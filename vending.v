==> flow/design.v <==
module vending(
    input clk,
    input rst,
    input [4:0] in,
    input [4:0] extra_cash,
    input [1:0]choice,
    output reg[4:0]change,
    output reg howrah,manikaran,esplanade
    );
    parameter [1:0]zero=2'b00;
    parameter [1:0]ten=2'b01;
    parameter [1:0]fifteen=2'b10;
    parameter [1:0]twenty=2'b11;
    parameter [1:0]sel_howrah=2'b01;
    parameter [1:0]sel_manikaran=2'b10;
    parameter [1:0]sel_esplanade=2'b11;
    parameter [4:0]m_10=5'd10;
    parameter [4:0]m_15=5'd15;
    parameter [4:0]m_25=5'd25;
    reg [2:0]c_s,n_s;
    initial
    begin
      c_s <= zero;
      n_s <= zero;
     end
    always @(posedge clk)
        if(rst) begin
         c_s <=0;
          n_s<=0;
          end
        else begin
           c_s=n_s;
           case(c_s)
             zero: if(in==m_10 && choice==sel_howrah)
                     n_s<= ten;
                   else if( in==m_15 && choice==sel_manikaran)
                     n_s<= fifteen;
                   else if( in==m_25 && choice==sel_esplanade)
                     n_s<= twenty;
              ten: if(in==m_10 && choice==sel_howrah)
                     n_s<= ten;
                   else if( in==m_15 && choice==sel_manikaran)
                     n_s<= fifteen;
                   else if( in==m_25 && choice==sel_esplanade)
                     n_s<= twenty;
             fifteen: if(in==m_10 && choice==sel_howrah)
                     n_s<= ten;
                   else if( in==m_15 && choice==sel_manikaran)
                     n_s<= fifteen;
                   else if( in==m_25 && choice==sel_esplanade)
                     n_s<= twenty;
             twenty: if(in==m_10 && choice==sel_howrah)
                     n_s<= ten;
                   else if( in==m_15 && choice==sel_manikaran)
                     n_s<= fifteen;
                   else if( in==m_25 && choice==sel_esplanade)
                     n_s<= twenty;
               default: n_s<= zero;
endcase
end
 always @(posedge clk)
     begin
        howrah <= 1'b0;
        manikaran <= 1'b0;
        esplanade <= 1'b0;
         case(c_s)
           zero:begin
                  howrah<=1'b0;
                  manikaran<=1'b0;
                  esplanade<=1'b0;
                  change=in; 
                  end 
            ten: begin
                if(in==m_10)
                 begin
                   howrah<=1'b1;
                   manikaran<=1'b0;
                   esplanade<=1'b0;
                   change=in-10; 
                  end 
               else if( in==m_15)
                  begin
                   howrah<=1'b1;
                   manikaran<=1'b0;
                   esplanade<=1'b0;
                   change=in-10; 
                  end 
                else if( in==m_25)
                  begin
                   howrah<=1'b1;
                   manikaran<=1'b0;
                   esplanade<=1'b0;
                   change=in-10; 
                  end 
                end      
              fifteen: begin
                if(in==m_10)
                 begin
                   howrah<=1'b0;
                   manikaran<=1'b0;
                   esplanade<=1'b0;
                   if(extra_cash==m_10)
                     begin
                       howrah<=1'b0;
                       manikaran<=1'b1;
                      esplanade<=1'b0;
                      change=in-5;
                     end 
                     else change=5'd10;
                  end 
               else if( in==m_15)
                  begin
                   howrah<=1'b0;
                   manikaran<=1'b1;
                   esplanade<=1'b0;
                   change=in-10; 
                  end 
                else if( in==m_25)
                  begin
                   howrah<=1'b0;
                   manikaran<=1'b1;
                   esplanade<=1'b0;
                   change=in-10; 
                  end 
                end      
               twenty: begin
                if(in==m_10)
                 begin
                   howrah<=1'b0;
                   manikaran<=1'b0;
                   esplanade<=1'b0;
                   if(extra_cash==m_10)
                     begin
                       howrah<=1'b0;
                       manikaran<=1'b0;
                       esplanade<=1'b1;
                     end 
                     else change=5'd10;
                  end 
               else if( in==m_15)
                  begin
                   howrah<=1'b0;
                   manikaran<=1'b0;
                   esplanade<=1'b0;
                     if(extra_cash==m_10)
                     begin
                       howrah<=1'b0;
                       manikaran<=1'b0;
                       esplanade<=1'b1;
                       change=5'd5;
                     end 
                     else change=5'd15;
                  end 
                else if( in==m_25)
                  begin
                   howrah<=1'b0;
                   manikaran<=1'b0;
                   esplanade<=1'b1;
                   change=in-20; 
                  end
                 end
                  default: begin
                     howrah<=1'b0;
                       manikaran<=1'b0;
                       esplanade<=1'b0;
                       change=5'd0;
                      end
                     endcase
                     end
        endmodule
======== From RTL to reports: vending ========
The steps from the RTL of vending to its reports follow in flow order.
Line numbers count from 1 in the design file above.
Operators carry their Yosys type and port widths (W data, S select, Z words).
Library cell names are shortened.
The mark - stands for no value.
inputs
  top ..................................... vending
  clock ................................... clk
  library ................................. sky130hd
  timing corner ........................... tt_025C_1v80

======== Word-level counts ========
Yosys after proc, flatten, opt, wreduce and memory -nomap, before mapping. Memory bits, and registers merged into a memory's read port (data or address), are not among the register bits. Print and check cells are not counted. Equal cells are merged and count once.
bit counts
  flip-flop bits (word level) ............. 12
  bits in writable memories ............... 0
  output and inout bits ................... 8
  input bits .............................. 14
  latch bits .............................. 0
  word width x clocked read ports ......... 0
  cells after elaboration ................. 58
  bits in read-only memories .............. 0
  memories kept ........................... 0
operators by class
  equality and inequality tests ........... 15
  reductions and logical operators ........ 11
  bitwise operators ....................... 1
  multiplexer cells ....................... 21
  $mul .................................... 0
  shift-type cells ........................ 0
  add/sub/neg operators ................... 3
  div/mod/pow operators ................... 0
  $lt $le $gt $ge ......................... 0
operator list
  operator               number
  $mux W5                9
  $pmux W5 S4            1
  $eq A5 B4 Y1 const B   3
  $eq A2 B2 Y1 const B   6
  $mux W1                8
  $eq A2 B1 Y1 const B   3
  $logic_not A3 Y1       2
  $sub A5 B3 Y5 const B  1
  $sub A5 B4 Y5 const B  1
  $sub A5 B5 Y5 const B  1
  $eq A5 B5 Y1 const B   1
  $ne A4 B4 Y1 const B   1
  $reduce_or A4 Y1       1
  $mux W4                1
  $mux W2                2
  $logic_and A1 B1 Y1    3
  $ne A3 B3 Y1 const B   1
  $reduce_bool A3 Y1     1
  $reduce_or A3 Y1       1
  $reduce_and A2 Y1      1
  $reduce_bool A2 Y1     1
  $reduce_or A2 Y1       1
  $not A1 Y1             1

======== Logic depth ========
Longest topological path by Yosys (ltp), each cell counted once; first at word level (registers and memories cut), then after technology mapping (sequential cells cut; the memories' decode and read muxes count).
logic depth
  depth after elaboration ................. 5
  ABC_AREA ................................ 0
  depth in mapped cells ................... 8
  gate-level depth less buffers ........... 7

======== Mapped cells and area ========
The flow's flattened synthesis, as Yosys stat reports it; memories are mapped. The netlist is that of the ABC_AREA named above (0 if unset); the other value can give another one.
cells by type
  type      number  area in all (µm²)
  edfxtp_1  5       150.144
  dfxtp_1   7       140.134
  ha_1      11      137.632
  a21oi_1   14      70.067
  nand2_1   10      37.536
  o21ai_0   7       35.034
  and3b_1   3       26.275
  xor2_1    3       26.275
  a21o_1    3       22.522
  a22oi_1   3       22.522
  inv_1     6       22.522
  nand3b_1  3       22.522
  o21ai_1   4       20.019
  a31oi_1   3       18.768
  nand2b_1  3       18.768
  nor2_1    5       18.768
  nor2b_1   3       18.768
  o221ai_1  2       17.517
Other cell types: 16; their cells: 21.
synthesis totals
  buffers ................................. 4
  mapped area ............................. 982.2 µm²
  flip-flop cells ......................... 12
  area of sequential cells ................ 290.3 µm²
  cells in the netlist .................... 116

======== Timing after synthesis ========
OpenSTA on the mapped netlist: ideal clock, no wires. The path of least setup slack (recovery checks aside). Input and output delay are each 20% of the period. Register names are those of the netlist, which keeps one name where synthesis merged equal registers.
timing path after synthesis
  path kind ............................... input port to flip-flop
  from .................................... input port in[2]
  to ...................................... register change[4]
  path slack .............................. 0.507 ns
  data required time ...................... 2.072 ns
  input delay ............................. 0.466 ns
  data arrival time ....................... 1.564 ns
  time at the first pin ................... 0.466 ns
  driving pins on the path ................ 8
  buffers on the path ..................... 2
  path delay .............................. 1.356 ns
  clock period ............................ 2.33 ns
  library setup time ...................... 0.258 ns
  period reached after synthesis .......... 1.823 ns
"path delay" = arrival - input delay + setup time.
"driving pins on the path": output pins that drive a net of the path, with the launching flip-flop's if there is one; two outputs of one cell count as two.
"period reached after synthesis" is the clock period less the worst setup slack; recovery checks do not enter. This is arithmetic on one report: input and output delays are still those of the set period (20% each).
Between the ends stands the longest chain of elaborated cells between them, by number of cells; it is not shown to be the way that was timed. Of several equally long chains one is given.
A line is the first line of the expression or statement that the cell stems from. Yosys adds cells for indexed reads and writes and turns some case tables into memories.
A register here has more assigning lines than the two given.
The path ends at the data pin of a flip-flop with enable; ways to the enable are not counted.
between the ends, after synthesis
  path through ............................ inv_1 > ha_1 > and3b_1 > buf_6 > buf_2 > o31ai_1 > a22oi_1 > o21ai_2
  cells in the longest elaborated chain ... 5
  elaborated cells between the ends (all ways) .. 15
  classes of those cells .................. add/sub: 3; eq/ne: 3; mux: 9
ends and longest elaborated chain, after synthesis
  element          line  source
  start, declared  4     input [4:0] in,
  $sub A5 B5 Y5    159   change=in-20;
  $mux W5          154   else if( in==m_25)
  $mux W5          140   else if( in==m_15)
  $mux W5          127   if(in==m_10)
  $pmux W5 S4      66    case(c_s)
  end, assigned    71    change=in;
  end, assigned    79    change=in-10;
  end, declared    7     output reg[4:0]change,

======== Path in the finished layout ========
Path of least setup slack in the final report of stored run 2 (OpenROAD, finished layout, wires in). Where an end is a register, its clock arrival counts in the times.
timing path after layout
  path kind ............................... input port to flip-flop
  from .................................... input port in[0]
  to ...................................... register change[4]
  driving pins on the path ................ 8
  path slack .............................. 0.28 ns
  data arrival time ....................... 2.47 ns
  input delay ............................. 0.53 ns
  time at the first pin ................... 0.53 ns
  data required time ...................... 2.74 ns
  buffers on the path ..................... 1
  clock period ............................ 2.65 ns
  library setup time ...................... 0.14 ns
Between the ends stands the longest chain of elaborated cells between them, by number of cells; it is not shown to be the way that was timed. Of several equally long chains one is given.
A register here has more assigning lines than the two given.
The path ends at the data pin of a flip-flop with enable; ways to the enable are not counted.
between the ends, after layout
  path through ............................ clkdlybuf4s50_1 > inv_1 > ha_1 > and3b_1 > a2111o_1 > a21oi_1 > a21oi_1 > o21ai_2
  cells in the longest elaborated chain ... 5
  elaborated cells between the ends (all ways) .. 15
  classes of those cells .................. add/sub: 3; eq/ne: 3; mux: 9
ends and longest elaborated chain, after layout
  element          line  source
  start, declared  4     input [4:0] in,
  $sub A5 B5 Y5    159   change=in-20;
  $mux W5          154   else if( in==m_25)
  $mux W5          140   else if( in==m_15)
  $mux W5          127   if(in==m_10)
  $pmux W5 S4      66    case(c_s)
  end, assigned    71    change=in;
  end, assigned    79    change=in-10;
  end, declared    7     output reg[4:0]change,

## Implementation results

Flow measurements of vending on sky130hd: 2 stored runs with different settings, listed in no order. Input and output delays are each 20% of the period that was set; the output load is 0.01 pF.
"period reached": clock period set for the run, less the worst setup slack. It is reckoned from that one timing run; input and output delays stay at 20% of the period that was set.
"critical setup path time" means the part of the period allowed to the worst setup path (the constraints hold back 20% at inputs and 20% at outputs) less its slack; where the path has registers, the arrival times of their clocks count too.
"total power of the final layout" is the tool's figure for a default switching activity; nothing was simulated.

---- stored run 1 ----
settings
  period_ns = 2.81
  CORE_UTILIZATION = 64
  SETUP_SLACK_MARGIN = -0.25
  PLACE_DENSITY = 0.69
  HOLD_SLACK_MARGIN = 0.08
  CORE_ASPECT_RATIO = 0.74
  CELL_PAD_IN_SITES_GLOBAL_PLACEMENT = 2
  TNS_END_PERCENT = 100
  GPL_TIMING_DRIVEN = 0
  SLEW_MARGIN = 35
  CAP_MARGIN = 20
  CORE_MARGIN = 2
results
  not finished: placement ended with error GPL-0301

---- stored run 2 ----
settings
  period_ns = 2.65
  CORE_UTILIZATION = 19
  PLACE_DENSITY_LB_ADDON = 0.06
  CORE_ASPECT_RATIO = 1.11
  TNS_END_PERCENT = 70
  CTS_CLUSTER_SIZE = 37
  MIN_ROUTING_LAYER = met2
  CAP_MARGIN = 20
  CORE_MARGIN = 2
  SLEW_MARGIN = 20
results
  critical setup path time ................ 1.84 ns
  worst setup path kind ................... input port to flip-flop
  total power of the final layout ......... 488 µW
  area inside the die boundary ............ 5761.5 µm²
  utilization after layout ................ 27.7%
  area of the synthesized netlist ......... 982.2 µm²
  period reached .......................... 2.370 ns
  standard-cell area after layout ......... 1373.8 µm²
  worst setup slack after layout .......... 0.280 ns
  worst-case hold slack ................... 0.455 ns
  post-route setup TNS .................... 0.000 ns
